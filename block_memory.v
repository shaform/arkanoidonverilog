==> flow/design.v <==
module block_memory(
	input clock, reset, enable,
	input [4:0] row1, row2,  
	input [4:0] col1, col2,  
	input [1:0] func,
	input [1:0] stage,
	output [2:0] block1, block2,
	output ready
);
localparam MAXX = 320;
localparam MAXY = 480;
localparam LEFT = 160;
localparam TOP = 0;
localparam PD_H = 8;
localparam B_UP = 2'b00;
localparam B_RIGHT = 2'b01;
localparam B_DOWN = 2'b10;
localparam B_LEFT = 2'b11;
localparam F_CLEAR = 2'b00;
localparam F_LOAD = 2'b01;
localparam F_PULL = 2'b10;
localparam F_DROP = 2'b11;
localparam UNIT = 2000000;
localparam UBIT = 21;
localparam MAXROW = 30;
localparam READY = 2'b00;
reg write;
reg [4:0] cnt, addr1;
wire [4:0] addr2;
reg [1:0] state, next_state;
reg [1:0] rom_stage;
wire [29:0] rom_out, out1, out2;
reg [29:0] mem_out, last_out, w_data;
wire rom_enable, end_func, m_write;
assign ready = state == READY;
assign block1 = (out1 >> col1*3) & 3'b111;
assign block2 = (out2 >> col2*3) & 3'b111;
assign addr2 = row2;
always @(*)
begin
	case (state)
		READY: addr1 = row1;
		F_LOAD: addr1 = cnt;
		default: begin
			if (write)
				addr1 = cnt;
			else if (state == F_PULL)
				addr1 = cnt+1;
			else
				addr1 = cnt-1;
		end
	endcase
end
assign m_write = state == READY ? enable && func == 2'b00 : write;
memory mem(clock, m_write, addr1, addr2, w_data, out1, out2);
assign rom_enable = state == F_LOAD;
stage_rom rom(clock, rom_enable, cnt, rom_stage, rom_out);
always @(posedge clock)
begin
	if (reset) begin
		cnt <= 5'b00000;
	end else if (state == READY) begin
		if (next_state == F_DROP)
			cnt <= 5'd29;
		else
			cnt <= 5'd0;
	end else if (write) begin
		if (state == F_DROP)
			cnt <= cnt - 1;
		else
			cnt <= cnt + 1;
	end
end
always @(posedge clock)
begin
	if (reset) state <= READY;
	else state <= next_state;
end
assign end_func = state == F_DROP ? cnt == 5'b00000 && write : (cnt == MAXROW-1 && write);
always @(*)
begin
	if (end_func)
		next_state = READY;
	else case (state)
		READY: next_state = enable ? func : READY;
		F_LOAD: next_state = F_LOAD;
		F_PULL: next_state = F_PULL;
		F_DROP: next_state = F_DROP;
		default: next_state = 2'bxx;
	endcase
end
always @(posedge clock)
begin
	if (reset)
		rom_stage <= 2'b00;
	else if (enable && func == F_LOAD && ready)
		rom_stage <= stage;
end
always @(posedge clock)
begin
	if (~write)
		case (state)
			F_PULL: begin
				if (cnt == 5'd29)
					mem_out <= 30'b000000000000000000000000000000;
				else
					mem_out <= out1;
			end
			F_DROP: begin
				if (cnt == 5'b00000)
					mem_out <= 30'b000000000000000000000000000000;
				else
					mem_out <= out1;
			end
			default: mem_out <= 30'bxxxxxxxxxxxxxxxxxxxxxxxxxxxxxx;
		endcase
	else
		mem_out <= 30'bxxxxxxxxxxxxxxxxxxxxxxxxxxxxxx;
end
always @(*)
begin
	if (state == READY)
		w_data = out1 &(30'b111111111111111111111111111111 ^ (3'b111 << col1*3));
	else if (state == F_LOAD)
		w_data = rom_out;
	else
		w_data = mem_out;
end
always @(posedge clock)
begin
	if (ready)
		write <= 1'b0;
	else
		write <= ~write;
end
endmodule
module memory(
	input clock, write,
	input [4:0] addr1, addr2,
	input [29:0] in,
	output [29:0] out1, out2
);
reg [29:0] ram [29:0];
always @(posedge clock) begin 
	if (write) 
		ram[addr1] <= in; 
end 
assign out1 = ram[addr1]; 
assign out2 = ram[addr2]; 
endmodule
module stage_rom(
	input clock, enable,
	input [4:0] addr,
	input [1:0] stage,
	output reg [29:0] data
);
always @(posedge clock)
begin 
if (enable) 
	case (stage)
		2'b00: case (addr)
				5'b00000: data <= 30'b111_111_111_111_111_111_111_111_111_111;
				5'b00001: data <= 30'b000_000_000_000_000_000_000_100_000_000;
				5'b00010: data <= 30'b000_000_000_000_000_000_000_000_100_000;
				5'b00011: data <= 30'b000_000_000_000_000_000_000_100_000_000;
				5'b00100: data <= 30'b000_100_000_000_000_000_000_000_000_000;
				5'b00101: data <= 30'b000_000_000_000_000_000_000_100_000_000;
				5'b00110: data <= 30'b010_010_010_000_000_000_000_000_000_000;
				5'b00111: data <= 30'b000_000_000_011_100_000_000_100_000_000;
				5'b01000: data <= 30'b000_100_000_000_000_011_000_000_000_000;
				5'b01001: data <= 30'b000_000_000_000_100_000_000_100_000_000;
				5'b01010: data <= 30'b000_100_000_011_000_000_000_000_000_000;
				5'b01011: data <= 30'b000_000_000_000_100_011_100_100_100_000;
				5'b01100: data <= 30'b000_100_000_000_000_000_000_000_000_000;
				5'b01101: data <= 30'b000_000_000_000_000_000_000_000_000_000;
				5'b01110: data <= 30'b000_100_000_000_000_000_000_000_000_000;
				5'b01111: data <= 30'b000_000_000_000_000_000_010_000_000_000;
				5'b10000: data <= 30'b000_000_000_000_000_010_000_010_000_000;
				5'b10001: data <= 30'b000_000_000_000_000_000_010_000_000_000;
				5'b10010: data <= 30'b000_000_000_000_000_000_000_000_000_000;
				5'b10011: data <= 30'b000_000_000_000_000_000_000_000_000_000;
				5'b10100: data <= 30'b000_000_000_000_000_000_000_000_000_000;
				5'b10101: data <= 30'b000_000_000_000_000_000_000_000_000_000;
				5'b10110: data <= 30'b000_000_000_000_000_000_000_000_000_000;
				5'b10111: data <= 30'b000_000_000_000_000_000_000_000_000_000;
				5'b11000: data <= 30'b000_000_000_000_000_000_000_000_000_000;
				5'b11001: data <= 30'b000_000_000_000_000_000_000_000_000_000;
				5'b11010: data <= 30'b000_000_000_000_000_000_000_000_000_000;
				5'b11011: data <= 30'b000_000_000_000_000_000_000_000_000_000;
				5'b11100: data <= 30'b000_000_000_000_000_000_000_000_000_000;
				5'b11101: data <= 30'b000_000_000_000_000_000_000_000_000_000;
				default:  data <= 30'bxxx_xxx_xxx_xxx_xxx_xxx_xxx_xxx_xxx_xxx;
			endcase
		2'b01: case (addr)
				5'b00000: data <= 30'b000_010_000_010_000_010_000_010_000_010;
				5'b00001: data <= 30'b000_100_000_100_000_100_000_100_000_100;
				5'b00010: data <= 30'b011_011_011_011_000_011_011_011_011_011;
				5'b00011: data <= 30'b011_011_011_011_000_011_011_011_011_011;
				5'b00100: data <= 30'b100_011_100_000_000_000_100_011_100_000;
				5'b00101: data <= 30'b100_100_100_000_000_000_100_100_100_000;
				5'b00110: data <= 30'b110_110_110_000_010_000_110_110_110_000;
				5'b00111: data <= 30'b110_010_110_000_000_000_110_010_110_000;
				5'b01000: data <= 30'b100_100_100_000_011_000_100_100_100_000;
				5'b01001: data <= 30'b100_100_100_000_000_000_100_100_100_000;
				5'b01010: data <= 30'b100_011_100_000_010_000_100_011_111_000;
				5'b01011: data <= 30'b100_100_100_000_000_000_100_111_111_000;
				5'b01100: data <= 30'b100_100_100_100_100_100_100_100_100_100;
				5'b01101: data <= 30'b110_110_110_110_110_110_110_110_110_110;
				5'b01110: data <= 30'b101_101_101_101_101_101_101_101_101_101;
				5'b01111: data <= 30'b110_101_110_101_110_101_110_101_110_101;
				5'b10000: data <= 30'b000_000_000_000_000_000_000_000_000_000;
				5'b10001: data <= 30'b000_000_000_000_000_000_000_000_000_000;
				5'b10010: data <= 30'b000_000_000_000_000_000_000_000_000_000;
				5'b10011: data <= 30'b000_000_000_000_000_000_000_000_000_000;
				5'b10100: data <= 30'b000_000_000_000_000_000_000_000_000_000;
				5'b10101: data <= 30'b000_000_000_000_000_000_000_000_000_000;
				5'b10110: data <= 30'b000_000_000_000_000_000_000_000_000_000;
				5'b10111: data <= 30'b000_000_000_000_000_000_000_000_000_000;
				5'b11000: data <= 30'b000_000_000_000_000_000_000_000_000_000;
				5'b11001: data <= 30'b000_000_000_000_000_000_000_000_000_000;
				5'b11010: data <= 30'b000_000_000_000_000_000_000_000_000_000;
				5'b11011: data <= 30'b000_000_000_000_000_000_000_000_000_000;
				5'b11100: data <= 30'b000_000_000_000_000_000_000_000_000_000;
				5'b11101: data <= 30'b000_000_000_000_000_000_000_000_000_000;
				default:  data <= 30'bxxx_xxx_xxx_xxx_xxx_xxx_xxx_xxx_xxx_xxx;
			endcase
		2'b10: case (addr)
				5'b00000: data <= 30'b000_000_000_000_000_000_000_000_000_000;
				5'b00001: data <= 30'b000_000_110_110_110_110_110_110_000_000;
				5'b00010: data <= 30'b000_110_110_110_110_110_110_110_110_000;
				5'b00011: data <= 30'b000_110_110_110_110_110_110_110_110_000;
				5'b00100: data <= 30'b110_110_000_110_110_110_110_000_110_110;
				5'b00101: data <= 30'b110_110_010_110_110_110_110_010_110_110;
				5'b00110: data <= 30'b110_110_010_110_110_110_110_010_110_110;
				5'b00111: data <= 30'b110_000_010_000_110_110_000_010_000_110;
				5'b01000: data <= 30'b110_000_010_000_110_110_000_010_000_110;
				5'b01001: data <= 30'b110_110_010_110_110_110_110_010_110_110;
				5'b01010: data <= 30'b110_110_010_110_110_110_110_010_110_110;
				5'b01011: data <= 30'b110_110_000_110_110_110_110_000_110_110;
				5'b01100: data <= 30'b110_110_110_110_110_110_110_110_110_110;
				5'b01101: data <= 30'b110_110_110_110_110_110_110_110_110_110;
				5'b01110: data <= 30'b110_011_110_110_110_110_110_110_011_110;
				5'b01111: data <= 30'b110_110_101_101_101_101_101_101_110_110;
				5'b10000: data <= 30'b110_110_101_101_101_101_101_101_110_110;
				5'b10001: data <= 30'b000_110_110_101_101_101_101_110_110_000;
				5'b10010: data <= 30'b000_110_110_110_101_101_110_110_110_000;
				5'b10011: data <= 30'b000_000_110_110_110_110_110_110_000_000;
				5'b10100: data <= 30'b000_000_000_110_110_110_110_000_000_000;
				5'b10101: data <= 30'b000_000_000_000_000_000_000_000_000_000;
				5'b10110: data <= 30'b000_000_000_000_000_000_000_000_000_000;
				5'b10111: data <= 30'b000_000_000_000_000_000_000_000_000_000;
				5'b11000: data <= 30'b000_000_000_000_000_000_000_000_000_000;
				5'b11001: data <= 30'b000_000_000_000_000_000_000_000_000_000;
				5'b11010: data <= 30'b000_000_000_000_000_000_000_000_000_000;
				5'b11011: data <= 30'b000_000_000_000_000_000_000_000_000_000;
				5'b11100: data <= 30'b000_000_000_000_000_000_000_000_000_000;
				5'b11101: data <= 30'b000_000_000_000_000_000_000_000_000_000;
				default:  data <= 30'bxxx_xxx_xxx_xxx_xxx_xxx_xxx_xxx_xxx_xxx;
		       endcase
		2'b11: case (addr)
				5'b00000: data <= 30'b111_111_111_111_111_111_111_111_111_111;
				5'b00001: data <= 30'b100_100_100_100_100_100_100_100_100_100;
				5'b00010: data <= 30'b000_100_000_100_000_100_000_100_000_100;
				5'b00011: data <= 30'b100_000_100_000_100_000_100_000_100_000;
				5'b00100: data <= 30'b000_110_000_110_000_110_000_110_000_110;
				5'b00101: data <= 30'b000_000_000_101_011_011_101_000_000_000;
				5'b00110: data <= 30'b000_000_000_000_101_101_000_000_000_000;
				5'b00111: data <= 30'b000_000_000_000_000_000_000_000_000_000;
				5'b01000: data <= 30'b000_000_000_000_000_000_000_000_000_000;
				5'b01001: data <= 30'b000_011_000_000_000_000_000_000_011_000;
				5'b01010: data <= 30'b000_000_000_000_000_000_000_000_000_000;
				5'b01011: data <= 30'b000_000_000_000_011_011_000_000_000_000;
				5'b01100: data <= 30'b000_000_000_000_000_000_000_000_000_000;
				5'b01101: data <= 30'b000_000_000_000_000_000_000_000_000_000;
				5'b01110: data <= 30'b000_000_000_000_000_000_000_000_000_000;
				5'b01111: data <= 30'b000_000_000_001_000_000_000_000_000_000;
				5'b10000: data <= 30'b101_101_101_101_101_101_101_101_101_101;
				5'b10001: data <= 30'b000_000_000_000_000_000_000_000_000_000;
				5'b10010: data <= 30'b000_000_000_000_011_011_000_000_000_000;
				5'b10011: data <= 30'b000_000_000_000_000_000_000_000_000_000;
				5'b10100: data <= 30'b000_011_000_000_000_000_000_000_011_000;
				5'b10101: data <= 30'b000_000_000_000_000_000_000_000_000_000;
				5'b10110: data <= 30'b000_000_000_000_000_000_000_000_000_000;
				5'b10111: data <= 30'b000_000_000_000_101_101_000_000_000_000;
				5'b11000: data <= 30'b000_000_000_101_011_011_101_000_000_000;
				5'b11001: data <= 30'b110_000_110_000_110_000_110_000_110_000;
				5'b11010: data <= 30'b000_100_000_100_000_100_000_100_000_100;
				5'b11011: data <= 30'b100_000_100_000_100_000_100_000_100_000;
				5'b11100: data <= 30'b100_100_100_100_100_100_100_100_100_100;
				5'b11101: data <= 30'b111_111_111_111_111_111_111_111_111_111;
				default:  data <= 30'bxxx_xxx_xxx_xxx_xxx_xxx_xxx_xxx_xxx_xxx;
		       endcase
		default: data <= 30'bxxx_xxx_xxx_xxx_xxx_xxx_xxx_xxx_xxx_xxx;
	endcase
end 
endmodule
Tool chain data of block_memory --
What the tools print for block_memory, step after step. Lines are those of the file above, counted from 1. Operators carry their Yosys type and port widths (W data, S select, Z words). Cell names lack the library's common part. The mark - stands for no value.
Set-up: top module block_memory, clock port clock, library sky130hd, library corner tt_025C_1v80

Word-level counts --
Source: Yosys, flattened and elaborated, memories not mapped. Widths are those after wreduce. Print and check cells do not count. Memory sizes are those after Yosys's memory passes, which may raise the word count (mostly to a power of two), join words into wider ones and drop unused or constant bits.
Storage and ports: register bits after elaboration 70, bits in writable memories 900, ROM bits 3776, clocked read ports x word width 118, memory cells 5, input port bits 27, output and inout port bits 7, word-level cells 70
Memories:
- (no name shown) | words 32, bits a word 30, rd ports 1, write ports 0, RTL line 161 | 2'b00: case (addr)
- (no name shown) | words 32, bits a word 30, rd ports 1, write ports 0, RTL line 194 | 2'b01: case (addr)
- (no name shown) | words 32, bits a word 30, rd ports 1, write ports 0, RTL line 260 | 2'b11: case (addr)
- mem.ram | words 30, bits a word 30, rd ports 2, write ports 1, RTL line 143 | reg [29:0] ram [29:0];
- (no name shown) | words 32, bits a word 28, rd ports 1, write ports 0, RTL line 227 | 2'b10: case (addr)
Cells by class: add/sub/neg operators 2, multipliers 2, equal/unequal tests 9, shifts and indexed selects 3, multiplexer cells 30, bitwise gates (word level) 3, reduce/logical cells 10
Operators with widths (number):
- $mux W30 | 6
- $pmux W30 S4 | 1
- $mux W5 | 15
- $pmux W30 S2 | 1
- $shr A30 B32 Y3 | 1
- $shl A3 B7 Y30 const A | 1
- $and A30 B30 Y30 | 1
- $shr A30 B7 Y3 | 1
- $not A30 Y30 | 1
- $mul A5 B2 Y7 const B | 2
- $eq A2 B2 Y1 const B | 5
- $pmux W5 S2 | 1
- $pmux W2 S4 | 1
- $eq A2 B1 Y1 const B | 3
- $logic_not A2 Y1 | 3
- $logic_and A1 B1 Y1 | 5
- $add A5 B1 Y5 const B | 1
- $sub A5 B1 Y5 const B | 1
- $eq A5 B5 Y1 const B | 1
- $logic_not A5 Y1 | 1
- $mux W2 | 2
- $mux W1 | 3
- $reduce_bool A2 Y1 | 1
- $not A1 Y1 | 1

Logic depth --
Longest topological path by Yosys (ltp), each cell counted once; first at word level (registers and memories cut), then after technology mapping (sequential cells cut; the memories' decode and read muxes count).
Logic depth: word-level depth 9, ABC_AREA 1, gate-level depth with buffers 23, mapped depth without buffers 21

Mapped cells and area --
The flow's flattened synthesis, as Yosys stat reports it; memories are mapped. The netlist is that of the ABC_AREA named above (0 if unset); the other value can give another one. The area totals of this step are shown rounded.
Cell types:
- edfxtp_1 | number 930, area in all 2.79E+04 sq um
- nand2_1 | number 1587, area in all 5.96E+03 sq um
- o21ai_0 | number 676, area in all 3.38E+03 sq um
- nand3_1 | number 608, area in all 3.04E+03 sq um
- inv_1 | number 667, area in all 2.5E+03 sq um
- dfxtp_1 | number 98, area in all 1.96E+03 sq um
- a21oi_1 | number 370, area in all 1.85E+03 sq um
- nor2_1 | number 308, area in all 1.16E+03 sq um
- nand4_1 | number 154, area in all 963.424 sq um
- clkbuf_1 | number 237, area in all 889.603 sq um
- buf_2 | number 127, area in all 635.61 sq um
- o21ai_1 | number 116, area in all 580.557 sq um
- o211ai_1 | number 77, area in all 578.054 sq um
- buf_4 | number 33, area in all 247.738 sq um
- ha_1 | number 16, area in all 200.192 sq um
- nor3_1 | number 30, area in all 150.144 sq um
- buf_6 | number 11, area in all 123.869 sq um
- a31oi_1 | number 18, area in all 112.608 sq um
Other cell types: 28; their cells: 116.
Synthesis totals: standard cells after synthesis 6179, synthesis area 53000 sq um, sequential part of the area 29900 sq um, mapped flip-flops 1028, buffers 429

Path before layout --
OpenSTA on the mapped netlist: ideal clock, no wires. The path of least setup slack (recovery checks aside). Input and output delay are each 20% of the period. Register names are those of the netlist, which keeps one name where synthesis merged equal registers.
Timing path post-synthesis: path kind input to register, start input row1[0], end memory mem.ram[0][11], period 9.73 ns, external input delay 1.946 ns, setup time 0.591 ns, time at the first pin 1.946 ns, arrival time 5.154 ns, data required time 9.139 ns, path slack 3.985 ns, delay of the path 3.799 ns, stages 13, buffers on the path 3, synthesis period reached 5.745 ns
"delay of the path" = arrival - input delay + setup time. "stages" counts driving pins, that of a launching flip-flop among them; a cell with two outputs on the path counts twice. "synthesis period reached" = period - worst setup slack (recovery checks aside). The figure is calculated, with input and output delays left at 20% of the set period. Between the ends stands the longest chain of elaborated cells between them, by number of cells; it is not shown to be the way that was timed. Of several equally long chains one is given. A line is the first line of the expression or statement that the cell stems from. Yosys adds cells for indexed reads and writes and turns some case tables into memories. A memory read counts as a cell of the chain, while the word-level depth stops at memories. The path ends at the data pin of a flip-flop with enable; ways to the enable are not counted.
Between the ends, post-synthesis: cells stage by stage inv_1 -> nand2_2 -> nand3_2 -> buf_6 -> buf_4 -> buf_2 -> nand2_1 -> o21ai_0 -> o21ai_0 -> o21ai_1 -> nand2_1 -> nand2_1 -> o311ai_0, cells in the longest elaborated chain 5, elaborated cells on any way between the ends 5, source lines of those cells 5, those cells by class mux (3); logic (1); memory (1)
Ends and longest elaborated chain, post-synthesis:
- start: declaration | RTL line 3 | input [4:0] row1, row2,
- $pmux W5 S2 | RTL line 41 | case (state)
- $mem_v2 Z30 W30 | RTL line 143 | reg [29:0] ram [29:0];
- $and A30 B30 Y30 | RTL line 123 | w_data = out1 &(30'b111111111111111111111111111111 ^ (3'b111 << col1*3));
- $mux W30 | RTL line 122 | if (state == READY)
- $mux W30 | RTL line 145 | if (write)
- end: declaration | RTL line 143

Worst path after layout --
Path of least setup slack in the final report of run 1 (OpenROAD, finished layout, wires in). Where an end is a register, its clock arrival counts in the times.
Timing path post-layout: path kind input to output, start input row2[1], end output block2[0], period 7.65 ns, external input delay 1.53 ns, external output delay 1.53 ns, time at the first pin 1.53 ns, arrival time 5.30 ns, data required time 6.12 ns, path slack 0.82 ns, stages 14, buffers on the path 3
Between the ends stands the longest chain of elaborated cells between them, by number of cells; it is not shown to be the way that was timed. Of several equally long chains one is given. A memory read counts as a cell of the chain, while the word-level depth stops at memories.
Between the ends, post-layout: cells stage by stage clkbuf_8 -> inv_8 -> o21ai_0 -> o21ai_0 -> o21ai_0 -> nand3_1 -> nand2_1 -> o21ai_0 -> buf_4 -> nand2_1 -> nand3_1 -> nand2_1 -> a21oi_1 -> clkdlybuf4s50_1, cells in the longest elaborated chain 2, elaborated cells on any way between the ends 2, source lines of those cells 2, those cells by class shift (1); memory (1)
Ends and longest elaborated chain, post-layout:
- start: declaration | RTL line 3 | input [4:0] row1, row2,
- $mem_v2 Z30 W30 | RTL line 143 | reg [29:0] ram [29:0];
- $shr A30 B7 Y3 | RTL line 37 | assign block2 = (out2 >> col2*3) & 3'b111;
- end: declaration | RTL line 7 | output [2:0] block1, block2,

Subject: flow runs of block_memory

Hi,

Flow measurements of block_memory on sky130hd: 2 stored runs with different settings, listed in no order. Input and output delays are each 20% of the period that was set; the output load is 0.01 pF.
"achieved clock period" = clock period - worst setup slack. The figure is calculated, with input and output delays left at 20% of the set period.
"allowed time less slack (worst setup path)" = time allowed to the worst setup path (clock period - input delay - output delay, where it has them) - its slack; a late launch clock adds to it, a late capture clock takes from it.
By "total power of the final layout" is meant OpenSTA's value without simulated activity: inputs other than the clock are taken to toggle once in ten clock periods, and the tool carries that through the logic.
The results are shown rounded.

* Run 1 | settings: period_ns 7.65; CORE_UTILIZATION 33; SETUP_SLACK_MARGIN 0.74; CORE_MARGIN 4; CELL_PAD_IN_SITES_GLOBAL_PLACEMENT 3; CELL_PAD_IN_SITES_DETAIL_PLACEMENT 2; ABC_AREA 1; GPL_ROUTABILITY_DRIVEN 0; CAP_MARGIN 30; SLEW_MARGIN 20 | results: allowed time less slack (worst setup path) 3.77 ns; worst setup path kind input to output; utilization of the finished layout 38.8%; worst hold slack in the final report 0.550 ns; total power of the final layout 0.0177 W; Yosys chip area after synthesis 53000 sq um; setup TNS 0.000 ns; setup slack of the worst path 0.823 ns; achieved clock period 6.827 ns; standard-cell area of the final layout 61700 sq um; die size 167000 sq um
* Run 2 | settings: period_ns 4.1; CAP_MARGIN 20; CORE_MARGIN 2; CORE_UTILIZATION 40; SLEW_MARGIN 20 | results: allowed time less slack (worst setup path) 4.27 ns; worst setup path kind register to output; utilization of the finished layout 51.7%; worst hold slack in the final report 0.593 ns; total power of the final layout 0.031 W; Yosys chip area after synthesis 50700 sq um; setup TNS -4.67 ns; setup slack of the worst path -0.987 ns; achieved clock period 5.087 ns; standard-cell area of the final layout 65000 sq um; die size 130000 sq um

Regards
